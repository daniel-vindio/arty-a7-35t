==> flow/design.v <==
module uart_rx(
input  wire       clk          ,  
input  wire       resetn       ,  
input  wire       uart_rxd     ,  
input  wire       uart_rx_en   ,  
output wire       uart_rx_break,  
output wire       uart_rx_valid,  
output reg  [PAYLOAD_BITS-1:0] uart_rx_data    
);
parameter   BIT_RATE        = 9600;  
localparam  BIT_P           = 1_000_000_000 * 1/BIT_RATE;  
parameter   CLK_HZ          =    100_000_000;
localparam  CLK_P           = 1_000_000_000 * 1/CLK_HZ;  
parameter   PAYLOAD_BITS    = 8;
parameter   STOP_BITS       = 1;
localparam       CYCLES_PER_BIT     = BIT_P / CLK_P;
localparam       COUNT_REG_LEN      = 1+$clog2(CYCLES_PER_BIT);
reg rxd_reg;
reg rxd_reg_0;
reg [PAYLOAD_BITS-1:0] recieved_data;
reg [COUNT_REG_LEN-1:0] cycle_counter;
reg [3:0] bit_counter;
reg bit_sample;
reg [2:0] fsm_state;
reg [2:0] n_fsm_state;
localparam FSM_IDLE = 0;
localparam FSM_START= 1;
localparam FSM_RECV = 2;
localparam FSM_STOP = 3;
assign uart_rx_break = uart_rx_valid && ~|recieved_data;
assign uart_rx_valid = fsm_state == FSM_STOP && n_fsm_state == FSM_IDLE;
always @(posedge clk) begin
    if(!resetn) begin
        uart_rx_data  <= {PAYLOAD_BITS{1'b0}};
    end else if (fsm_state == FSM_STOP) begin
        uart_rx_data  <= recieved_data;
    end
end
wire next_bit     = cycle_counter == CYCLES_PER_BIT ||
                        fsm_state       == FSM_STOP && 
                        cycle_counter   == CYCLES_PER_BIT/2;
wire payload_done = bit_counter   == PAYLOAD_BITS  ;
always @(*) begin : p_n_fsm_state
    case(fsm_state)
        FSM_IDLE : n_fsm_state = rxd_reg      ? FSM_IDLE : FSM_START;
        FSM_START: n_fsm_state = next_bit     ? FSM_RECV : FSM_START;
        FSM_RECV : n_fsm_state = payload_done ? FSM_STOP : FSM_RECV ;
        FSM_STOP : n_fsm_state = next_bit     ? FSM_IDLE : FSM_STOP ;
        default  : n_fsm_state = FSM_IDLE;
    endcase
end
integer i = 0;
always @(posedge clk) begin : p_recieved_data
    if(!resetn) begin
        recieved_data <= {PAYLOAD_BITS{1'b0}};
    end else if(fsm_state == FSM_IDLE             ) begin
        recieved_data <= {PAYLOAD_BITS{1'b0}};
    end else if(fsm_state == FSM_RECV && next_bit ) begin
        recieved_data[PAYLOAD_BITS-1] <= bit_sample;
        for ( i = PAYLOAD_BITS-2; i >= 0; i = i - 1) begin
            recieved_data[i] <= recieved_data[i+1];
        end
    end
end
always @(posedge clk) begin : p_bit_counter
    if(!resetn) begin
        bit_counter <= 4'b0;
    end else if(fsm_state != FSM_RECV) begin
        bit_counter <= {COUNT_REG_LEN{1'b0}};
    end else if(fsm_state == FSM_RECV && next_bit) begin
        bit_counter <= bit_counter + 1'b1;
    end
end
always @(posedge clk) begin : p_bit_sample
    if(!resetn) begin
        bit_sample <= 1'b0;
    end else if (cycle_counter == CYCLES_PER_BIT/2) begin
        bit_sample <= rxd_reg;
    end
end
always @(posedge clk) begin : p_cycle_counter
    if(!resetn) begin
        cycle_counter <= {COUNT_REG_LEN{1'b0}};
    end else if(next_bit) begin
        cycle_counter <= {COUNT_REG_LEN{1'b0}};
    end else if(fsm_state == FSM_START || 
                fsm_state == FSM_RECV  || 
                fsm_state == FSM_STOP   ) begin
        cycle_counter <= cycle_counter + 1'b1;
    end
end
always @(posedge clk) begin : p_fsm_state
    if(!resetn) begin
        fsm_state <= FSM_IDLE;
    end else begin
        fsm_state <= n_fsm_state;
    end
end
always @(posedge clk) begin : p_rxd_reg
    if(!resetn) begin
        rxd_reg     <= 1'b1;
        rxd_reg_0   <= 1'b1;
    end else if(uart_rx_en) begin
        rxd_reg     <= rxd_reg_0;
        rxd_reg_0   <= uart_rxd;
    end
end
endmodule
# Step by step through the tools: uart_rx
# The steps from the RTL of uart_rx to its reports follow in flow order.
# Line numbers count from 1 in the design file above.
# Operators carry their Yosys type and port widths (W data, S select, Z words).
# A cell with - has no value.
[design] top_module="uart_rx" clk_port="clk" lib="sky130hd" lib_corner="tt_025C_1v80"

# After elaboration
# Counts by Yosys on the flattened word-level netlist (proc, flatten, opt, wreduce; memories kept). Register bits leave out memories and registers merged into their read ports (data or address); mux counts leave out enables and synchronous resets folded into registers. Print and check cells are left out. Cells with the same type and inputs are merged into one.
[classes] n_shift=0 n_logic=1 add_sub_neg=2 div=0 n_eq=7 n_mux=5 mul=0 reduce_logical=14 n_cmp=0
[op_table] operator="$add A15 B1 Y15 const B" n=1
[op_table] operator="$eq A15 B13 Y1 const B" n=1
[op_table] operator="$eq A15 B14 Y1 const B" n=1
[op_table] operator="$reduce_or A8 Y1" n=1
[op_table] operator="$pmux W2 S4" n=1
[op_table] operator="$reduce_or A2 Y1" n=3
[op_table] operator="$eq A3 B2 Y1 const B" n=2
[op_table] operator="$logic_not A3 Y1" n=2
[op_table] operator="$logic_and A1 B1 Y1" n=4
[op_table] operator="$add A4 B1 Y4 const B" n=1
[op_table] operator="$eq A4 B4 Y1 const B" n=1
[op_table] operator="$mux W2" n=2
[op_table] operator="$logic_or A1 B1 Y1" n=3
[op_table] operator="$eq A3 B1 Y1 const B" n=1
[op_table] operator="$ne A3 B2 Y1 const B" n=1
[op_table] operator="$mux W1" n=2
[op_table] operator="$not A1 Y1" n=1
[op_table] operator="$logic_not A1 Y1" n=1
[bits] rom_bits=0 input_bits=4 ramBits=0 latchBits=0 n_memories=0 clocked_rd_ports_x_width=0 word_cells=44 regBits=41

# Logic depth
# Depth = most cells in a row (Yosys ltp): at word level without a register or memory, in the mapped netlist without a sequential cell, where the memories' decode and read muxes count.
[depth] ltp_word=8 abc_area=0 depth_mapped=6

# Mapped cells and area
# Source: synth_stat.txt of the flow (Yosys; design flattened, memories mapped). It holds for the ABC_AREA given above (unset counts as 0); a run with the other value may have another netlist.
# Totals and module areas in this step are rounded.
[by_type] type="sky130_fd_sc_hd__dfxtp_1" n=42 area_total_um2=840.806
[by_type] type="sky130_fd_sc_hd__mux2i_1" n=22 area_total_um2=220.211
[by_type] type="sky130_fd_sc_hd__nand2_1" n=27 area_total_um2=101.347
[by_type] type="sky130_fd_sc_hd__nor3_1" n=11 area_total_um2=55.053
[by_type] type="sky130_fd_sc_hd__xor2_1" n=6 area_total_um2=52.55
[by_type] type="sky130_fd_sc_hd__ha_1" n=4 area_total_um2=50.048
[by_type] type="sky130_fd_sc_hd__a211oi_1" n=6 area_total_um2=45.043
[by_type] type="sky130_fd_sc_hd__xnor2_1" n=4 area_total_um2=35.034
[by_type] type="sky130_fd_sc_hd__nor2_1" n=9 area_total_um2=33.782
[by_type] type="sky130_fd_sc_hd__nand4_1" n=5 area_total_um2=31.28
[by_type] type="sky130_fd_sc_hd__buf_2" n=6 area_total_um2=30.029
[by_type] type="sky130_fd_sc_hd__nor4bb_1" n=3 area_total_um2=30.029
[by_type] type="sky130_fd_sc_hd__and4_1" n=3 area_total_um2=26.275
[by_type] type="sky130_fd_sc_hd__inv_1" n=7 area_total_um2=26.275
[by_type] type="sky130_fd_sc_hd__or3_1" n=4 area_total_um2=25.024
[by_type] type="sky130_fd_sc_hd__nor3b_1" n=3 area_total_um2=22.522
[by_type] type="sky130_fd_sc_hd__o31ai_1" n=3 area_total_um2=22.522
[by_type] type="sky130_fd_sc_hd__nand3_1" n=4 area_total_um2=20.019
# Not listed: further types 25, cells in them 36.
[synth_totals] buf_cells=11 sequential_area_um2=841 stdcells=205 yosys_area_um2=1910 ffs=42

# Path before layout
# Path of least setup slack by OpenSTA after synthesis, without wires, with an ideal clock, recovery checks aside; 20% of the period is set as input and as output delay. Where synthesis merged equal registers, the netlist keeps one of their names.
[synth_timing] path_kind="reg2out" startpoint="register cycle_counter[12]" endpoint="output uart_rx_break" required_ns=1.528 driving_pins=6 output_delay_ns=0.382 t_arrival_ns=1.486 slack_ns=0.042 delay_ns=1.486 path_buffers=1 period_ns=1.91 period_less_setup_slack_ns=1.868
# "delay_ns" is the arrival time less input delay plus setup time.
# At an output port there is no setup time.
# "driving_pins": output pins that drive a net of the path, with the launching flip-flop's if there is one; two outputs of one cell count as two.
# "period_less_setup_slack_ns" = period - worst setup slack (recovery checks aside). The figure is calculated, with input and output delays left at 20% of the set period.
# The rows between start and end are the longest chain of elaborated cells between them; the timing report does not say that the signal goes this way. Where chains are equally long, one stands for them.
# A line is the first line of the expression or statement that the cell stems from. Yosys adds cells for indexed reads and writes and turns some case tables into memories.
# A register here has more assigning lines than the two given.
[synth_between] path_cell_list="sky130_fd_sc_hd__dfxtp_1 > sky130_fd_sc_hd__nor4bb_1 > sky130_fd_sc_hd__nand4_1 > sky130_fd_sc_hd__a21oi_1 > sky130_fd_sc_hd__buf_2 > sky130_fd_sc_hd__and4_1" elab_chain_len=8 cone_cells=10
[synth_lines] element="from (decl)" line_no=21 text="reg [COUNT_REG_LEN-1:0] cycle_counter;"
[synth_lines] element="from (assign)" line_no=83 text="cycle_counter <= {COUNT_REG_LEN{1'b0}};"
[synth_lines] element="from (assign)" line_no=89 text="cycle_counter <= cycle_counter + 1'b1;"
[synth_lines] element="$eq A15 B13 Y1" line_no=41 text="cycle_counter   == CYCLES_PER_BIT/2;"
[synth_lines] element="$logic_and A1 B1 Y1" line_no=40 text="fsm_state       == FSM_STOP &&"
[synth_lines] element="$logic_or A1 B1 Y1" line_no=39 text="wire next_bit     = cycle_counter == CYCLES_PER_BIT ||"
[synth_lines] element="$mux W2" line_no=48 text="FSM_STOP : n_fsm_state = next_bit     ? FSM_IDLE : FSM_STOP ;"
[synth_lines] element="$pmux W2 S4" line_no=44 text="case(fsm_state)"
[synth_lines] element="$logic_not A3 Y1" line_no=31 text="assign uart_rx_valid = fsm_state == FSM_STOP && n_fsm_state == FSM_IDLE;"
[synth_lines] element="$logic_and A1 B1 Y1" line_no=31
[synth_lines] element="$logic_and A1 B1 Y1" line_no=30 text="assign uart_rx_break = uart_rx_valid && ~|recieved_data;"
[synth_lines] element="to (decl)" line_no=6 text="output wire       uart_rx_break,"

# Timing after layout
# Path of least setup slack in the final report of stored run 1 (OpenROAD, finished layout, wires in). Where an end is a register, its clock arrival counts in the times.
[layout_timing] path_kind="reg2reg" startpoint="register cycle_counter[10]" endpoint="register recieved_data[7]" driving_pins=14 required_ns=2.88 slack_ns=-0.03 path_buffers=9 period_ns=2.58 t_arrival_ns=2.91 setup_time_ns=0.07
# The rows between start and end are the longest chain of elaborated cells between them; the timing report does not say that the signal goes this way. Where chains are equally long, one stands for them.
# A register here has more assigning lines than the two given.
[layout_between] path_cell_list="sky130_fd_sc_hd__dfxtp_1 > sky130_fd_sc_hd__nor4bb_4 > sky130_fd_sc_hd__nand4_1 > sky130_fd_sc_hd__buf_4 > sky130_fd_sc_hd__buf_6 > sky130_fd_sc_hd__buf_6 > sky130_fd_sc_hd__buf_6 > sky130_fd_sc_hd__buf_6 > sky130_fd_sc_hd__buf_6 > sky130_fd_sc_hd__buf_6 > sky130_fd_sc_hd__buf_6 > sky130_fd_sc_hd__a211oi_4 > sky130_fd_sc_hd__buf_6 > sky130_fd_sc_hd__mux2i_2" elab_chain_len=4 cone_cells=5
[layout_lines] element="from (decl)" line_no=21 text="reg [COUNT_REG_LEN-1:0] cycle_counter;"
[layout_lines] element="from (assign)" line_no=83 text="cycle_counter <= {COUNT_REG_LEN{1'b0}};"
[layout_lines] element="from (assign)" line_no=89 text="cycle_counter <= cycle_counter + 1'b1;"
[layout_lines] element="$eq A15 B13 Y1" line_no=41 text="cycle_counter   == CYCLES_PER_BIT/2;"
[layout_lines] element="$logic_and A1 B1 Y1" line_no=40 text="fsm_state       == FSM_STOP &&"
[layout_lines] element="$logic_or A1 B1 Y1" line_no=39 text="wire next_bit     = cycle_counter == CYCLES_PER_BIT ||"
[layout_lines] element="$logic_and A1 B1 Y1" line_no=58 text="end else if(fsm_state == FSM_RECV && next_bit ) begin"
[layout_lines] element="to (assign)" line_no=57 text="recieved_data <= {PAYLOAD_BITS{1'b0}};"
[layout_lines] element="to (assign)" line_no=59 text="recieved_data[PAYLOAD_BITS-1] <= bit_sample;"
[layout_lines] element="to (decl)" line_no=20 text="reg [PAYLOAD_BITS-1:0] recieved_data;"

Below are 2 stored runs of the flow (Yosys, OpenROAD; platform sky130hd) on uart_rx, each with its settings and what was measured, unordered. Constraints: input delay and output delay 20% of the set period each, output load 0.01 pF.
"critical_path_time_ns" = time allowed to the worst setup path (clock period - input delay - output delay, where it has them) - its slack; a late launch clock adds to it, a late capture clock takes from it.
By "fin_power_mw" is meant OpenSTA's value without simulated activity: inputs other than the clock are taken to toggle once in ten clock periods, and the tool carries that through the logic.
The measured numbers are rounded.

[flow] stored run 1: files
==> flow/run.sh <==
#!/bin/bash
# the make line also repeats the synthesis and layout settings of config.mk as NAME=value (left out here)
make -C /OpenROAD-flow-scripts/flow DESIGN_CONFIG=/design/flow/config.mk WORK_HOME=/design/flow/orfs CLKGATE_MAP_FILE= finish
==> flow/config.mk <==
export PLATFORM = sky130hd
export DESIGN_NAME = uart_rx
export DESIGN_NICKNAME = uart_rx
export VERILOG_FILES = /design/flow/design.v
export SDC_FILE = /design/flow/constraint.sdc
export NUM_CORES = 4
export LEC_CHECK = 0
export CAP_MARGIN = 25
export CORE_ASPECT_RATIO = 0.96
export CORE_MARGIN = 2
export CORE_UTILIZATION = 69
export CTS_CLUSTER_SIZE = 37
export GPL_ROUTABILITY_DRIVEN = 0
export GPL_TIMING_DRIVEN = 1
export MIN_ROUTING_LAYER = met1
export PLACE_DENSITY_LB_ADDON = 0.22
export SETUP_SLACK_MARGIN = 0.55
export SLEW_MARGIN = 20
==> flow/constraint.sdc <==
create_clock -name core_clock -period 2.58 [get_ports {clk}]
set_input_delay 0.5160 -clock core_clock [delete_from_list [all_inputs] [get_ports {clk}]]
set_output_delay 0.5160 -clock core_clock [all_outputs]
set_load 0.01 [all_outputs]

[flow] stored run 1: metrics
[metrics] critical_path_time_ns = 2.61
[metrics] worstPathKind = reg2reg
[metrics] die_footprint_um2 = 3210
[metrics] hold_ws_ns = 0.491
[metrics] fin_power_mw = 1.12
[metrics] final_cell_area_um2 = 2410
[metrics] setup_worst_slack_ns = -0.031
[metrics] synthArea_um2 = 1910

[flow] stored run 2: files
==> flow/run.sh <==
#!/bin/bash
# the make line also repeats the synthesis and layout settings of config.mk as NAME=value (left out here)
make -C /OpenROAD-flow-scripts/flow DESIGN_CONFIG=/design/flow/config.mk WORK_HOME=/design/flow/orfs CLKGATE_MAP_FILE= finish
==> flow/config.mk <==
export PLATFORM = sky130hd
export DESIGN_NAME = uart_rx
export DESIGN_NICKNAME = uart_rx
export VERILOG_FILES = /design/flow/design.v
export SDC_FILE = /design/flow/constraint.sdc
export NUM_CORES = 4
export LEC_CHECK = 0
export CAP_MARGIN = 25
export CELL_PAD_IN_SITES_GLOBAL_PLACEMENT = 3
export CORE_ASPECT_RATIO = 0.87
export CORE_MARGIN = 2
export CORE_UTILIZATION = 26
export GPL_ROUTABILITY_DRIVEN = 1
export GPL_TIMING_DRIVEN = 0
export MAX_ROUTING_LAYER = met5
export PLACE_DENSITY_LB_ADDON = 0.26
export SLEW_MARGIN = 20
==> flow/constraint.sdc <==
create_clock -name core_clock -period 2.37 [get_ports {clk}]
set_input_delay 0.4740 -clock core_clock [delete_from_list [all_inputs] [get_ports {clk}]]
set_output_delay 0.4740 -clock core_clock [all_outputs]
set_load 0.01 [all_outputs]

[flow] stored run 2: metrics
[metrics] critical_path_time_ns = 1.84
[metrics] worstPathKind = reg2out
[metrics] die_footprint_um2 = 8050
[metrics] hold_ws_ns = 0.460
[metrics] fin_power_mw = 1.24
[metrics] final_cell_area_um2 = 2460
[metrics] setup_worst_slack_ns = 0.055
[metrics] synthArea_um2 = 1910
