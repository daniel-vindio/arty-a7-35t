==> flow/design.v <==
`timescale 1ns/1ns
module main 
	(input clk,
	 input [3:0] sw,
	 output led0_b, led1_b, led2_b, led3_b);
	led_dimmer #(.INTENS(4094)) ldmr_0 (clk, sw[0], led0_b);
	led_dimmer #(.INTENS(4074)) ldmr_1 (clk, sw[1], led1_b);
	led_dimmer #(.INTENS(4014)) ldmr_2 (clk, sw[2], led2_b);
	led_dimmer #(.INTENS(3094)) ldmr_3 (clk, sw[3], led3_b);
endmodule
`timescale 1ns/1ns
module led_dimmer
	#(parameter INTENS = 4000)
	(input clk, data,
	 output reg led);
	reg [11:0] count = 0;
	always @(posedge clk) begin
		case (data)
		  0 : led = 0;
		  1 : begin
				count <= count + 1;
				if (count > INTENS) led = 1;
				else 				led = 0;
			  end
		endcase
	end
endmodule
Reports on main. What the tools print for main, step after step. Lines are those of the file above, counted from 1. Library cell names are shortened. Not given: n/a

Top module: main. Clock input: clk. Library: sky130hd. Library corner: tt_025C_1v80.

Elaborated design. Yosys after proc, flatten, opt, wreduce and memory -nomap, before mapping. Enables and synchronous resets that opt folds into registers are not counted as muxes. Memory bits, and registers merged into a memory's read port (data or address), are not among the register bits. Print and check cells are not counted. Equal cells are merged and count once.

Output and inout bits: 4. Under cells after elaboration stands 28. Input bits: 5. The figure for register bits after elaboration is 52.

The figure for magnitude comparators is 4. Add/sub/neg operators: 4. Under mux-type cells stands 8. The figure for bitwise operators is 4.

Operators by type and width (count): 12-bit by 1-bit adder with 12-bit output with constant B (4); 12-bit greater-than comparator with constant B (4); 1-bit case mux with 2-bit select (4); 1-bit NOT (4); 1-bit two-way mux (4).

Logic depth. Longest topological path by Yosys (ltp), each cell counted once; first at word level (registers and memories cut), then after technology mapping (sequential cells cut; the memories' decode and read muxes count).

For depth after elaboration the number is 3. Under ABC_AREA stands 0. For gate-level depth with buffers the number is 5. Under mapped depth without buffers stands 5.

Synthesis result. Source: synth_stat.txt of the flow (Yosys; design flattened, memories mapped). It holds for the ABC_AREA given above (unset counts as 0); a run with the other value may have another netlist. The area totals of this step are shown rounded.

The figure for buffer cells is 1. Under standard cells after synthesis stands 190. The entry for cell area after synthesis reads 2465 um^2. Mapped flip-flops: 52.

Cell types: edfxtp_1 (count 48, total area 1.44E+03 um^2); xnor2_1 (count 24, total area 210.202 um^2); xor2_1 (count 16, total area 140.134 um^2); ha_1 (count 8, total area 100.096 um^2); dfxtp_1 (count 4, total area 80.077 um^2); nand3_1 (count 15, total area 75.072 um^2); nand4_1 (count 10, total area 62.56 um^2); nor3_1 (count 10, total area 50.048 um^2); inv_1 (count 13, total area 48.797 um^2); nand2_1 (count 13, total area 48.797 um^2); and4_1 (count 3, total area 26.275 um^2); nor2_1 (count 6, total area 22.522 um^2); and3_1 (count 3, total area 18.768 um^2); o21ai_0 (count 3, total area 15.014 um^2); nand4_2 (count 1, total area 12.512 um^2); nor3b_2 (count 1, total area 12.512 um^2); nor4_2 (count 1, total area 12.512 um^2); and4_2 (count 1, total area 10.01 um^2).

Other cell types: 10; their cells: 10. By module: a second synthesis without flattening, with its own total; a netlist apart from the flattened one above.

For cells (unflattened synthesis) the number is 191. For area (unflattened synthesis) the number is 2531 um^2.

Rows give one instance, submodules left out.

By module: led_dimmer #(INTENS=3094) (sequential area 380.4 um^2, instances 1, area 654.4 um^2, cells 49); led_dimmer #(INTENS=4094) (sequential area 380.4 um^2, instances 1, area 633.1 um^2, cells 47); led_dimmer #(INTENS=4014) (sequential area 380.4 um^2, instances 1, area 628.1 um^2, cells 48); led_dimmer #(INTENS=4074) (sequential area 380.4 um^2, instances 1, area 615.6 um^2, cells 47); main (sequential area 0.0 um^2, instances 1, area 0.0 um^2, cells 0).

Timing after synthesis. Source: OpenSTA report_checks on the synthesized netlist (no wires, ideal clock, input and output delay 20% of the period each), path of least setup slack; recovery checks are left aside. Register names are those of the netlist, which keeps one name where synthesis merged equal registers.

Kind: register to register. From: register ldmr_1.count[0]. To: register ldmr_1.count[10]. Under stages stands 5. Under path slack stands 176 ps. The figure for arrival time is 1112 ps. The entry for launch time at the first pin reads 0 ps. Path buffers: 0. Under setup time stands 262 ps. The figure for period is 1550 ps. The entry for path delay reads 1374 ps. Under synthesis period reached stands 1374 ps.

"path delay" is the arrival time less input delay plus setup time. "stages": output pins that drive a net of the path, with the launching flip-flop's if there is one; two outputs of one cell count as two. "synthesis period reached" is the clock period less the worst setup slack; recovery checks do not enter. This is arithmetic on one report: input and output delays are still those of the set period (20% each). Between the ends stands the longest chain of elaborated cells between them, by number of cells; it is not shown to be the way that was timed. Of several equally long chains one is given. Each line given opens the expression or statement behind the cell; cells for indexed reads and writes are added by Yosys, which also makes memories of some case tables.

Path through: edfxtp_1 ha_1 and4_2 nor3b_2 xor2_1. The entry for cells in the longest elaborated chain reads 1. Under elaborated cells on any way between the ends stands 1. Under RTL lines with such cells stands 1.

RTL lines, path after synthesis: start: declaration (line 16) `reg [11:0] count = 0;`; start: assignment (line 21) `count <= count + 1;`; 12-bit by 1-bit adder with 12-bit output (line 21); end: assignment (line 21); end: declaration (line 16).

Timing after layout. From the final timing report of record 1: the path of least setup slack in the routed layout; clock arrival at registers is part of the times. The path's times are printed in steps of 10 ps; the period is the one set.

Kind: register to output. From: register ldmr_3.led. To: output port led3_b. The figure for arrival time is 1170 ps. The entry for launch time at the first pin reads 300 ps. The figure for period is 2260 ps. Under path slack stands 640 ps. Under stages stands 2. Path buffers: 1.

At most two assigning lines are given for a register; there are more.

Path through: dfxtp_1 clkdlybuf4s50_1. The entry for cells in the longest elaborated chain reads 0. Under elaborated cells on any way between the ends stands 0. Under RTL lines with such cells stands 0.

RTL lines, path after layout: start: declaration (line 15) `output reg led);`; start: assignment (line 19) `0 : led = 0;`; start: assignment (line 22) `if (count > INTENS) led = 1;`; end: declaration (line 5) `output led0_b, led1_b, led2_b, led3_b);`.

main through Yosys and OpenROAD on sky130hd: 2 stored runs, unordered, with their settings and measured results. The constraints put input and output delay at 20% of the set period each and load the outputs with 0.01 pF. "period achieved" means the clock period less the worst setup slack. The figure is calculated, with input and output delays left at 20% of the set period. "time used up by the worst setup path": the worst setup path's part of the clock period (all of it between registers, 20% less for each end at a port) less its slack. A launch clock that arrives late makes it longer, a capture clock that arrives late makes it shorter. "overall power" is the tool's figure for a default switching activity; nothing was simulated. "time used up by the worst setup path" is known to 10 ps. Results are given in rounded form.

Files of record 1:
==> flow/run.sh <==
#!/bin/bash
# the make line also repeats the synthesis and layout settings of config.mk as NAME=value (left out here)
make -C /OpenROAD-flow-scripts/flow DESIGN_CONFIG=/design/flow/config.mk WORK_HOME=/design/flow/orfs CLKGATE_MAP_FILE= finish
==> flow/config.mk <==
export PLATFORM = sky130hd
export DESIGN_NAME = main
export DESIGN_NICKNAME = main
export VERILOG_FILES = /design/flow/design.v
export SDC_FILE = /design/flow/constraint.sdc
export NUM_CORES = 4
export LEC_CHECK = 0
export CAP_MARGIN = 35
export CORE_MARGIN = 6
export CORE_UTILIZATION = 33
export CTS_CLUSTER_SIZE = 49
export GPL_ROUTABILITY_DRIVEN = 1
export HOLD_SLACK_MARGIN = -0.1
export MAX_ROUTING_LAYER = met4
export PLACE_DENSITY_LB_ADDON = 0.15
export SETUP_SLACK_MARGIN = -0.01
export SLEW_MARGIN = 0
export TNS_END_PERCENT = 15
==> flow/constraint.sdc <==
create_clock -name core_clock -period 2.26 [get_ports {clk}]
set_input_delay 0.4520 -clock core_clock [delete_from_list [all_inputs] [get_ports {clk}]]
set_output_delay 0.4520 -clock core_clock [all_outputs]
set_load 0.01 [all_outputs]

Results of record 1. For the area of the synthesized netlist the run shows 2465 um^2. The measured total die area is 9687 um^2. The utilization after routing stands at 0.398. The measured worst setup slack after layout is 641 ps. The total negative slack on setup checks stands at 0 ps. For the worst hold slack in the final report the run shows 580 ps. The measured overall power is 0.002025 W. The period achieved is 1619 ps. The time used up by the worst setup path is 1170 ps. Type of the worst setup path: register to output.

Files of record 2:
==> flow/run.sh <==
#!/bin/bash
# the make line also repeats the synthesis and layout settings of config.mk as NAME=value (left out here)
make -C /OpenROAD-flow-scripts/flow DESIGN_CONFIG=/design/flow/config.mk WORK_HOME=/design/flow/orfs CLKGATE_MAP_FILE= finish
==> flow/config.mk <==
export PLATFORM = sky130hd
export DESIGN_NAME = main
export DESIGN_NICKNAME = main
export VERILOG_FILES = /design/flow/design.v
export SDC_FILE = /design/flow/constraint.sdc
export NUM_CORES = 4
export LEC_CHECK = 0
export CAP_MARGIN = 20
export CELL_PAD_IN_SITES_DETAIL_PLACEMENT = 0
export CELL_PAD_IN_SITES_GLOBAL_PLACEMENT = 2
export CORE_ASPECT_RATIO = 0.52
export CORE_MARGIN = 2
export CORE_UTILIZATION = 59
export CTS_CLUSTER_DIAMETER = 226
export CTS_CLUSTER_SIZE = 27
export GPL_ROUTABILITY_DRIVEN = 1
export GPL_TIMING_DRIVEN = 1
export MAX_ROUTING_LAYER = met5
export PLACE_DENSITY_LB_ADDON = 0.13
export SLEW_MARGIN = 20
export TNS_END_PERCENT = 30
==> flow/constraint.sdc <==
create_clock -name core_clock -period 1.45 [get_ports {clk}]
set_input_delay 0.2900 -clock core_clock [delete_from_list [all_inputs] [get_ports {clk}]]
set_output_delay 0.2900 -clock core_clock [all_outputs]
set_load 0.01 [all_outputs]

Outcome of record 2: no final report: placement broke off with FLW-0024.
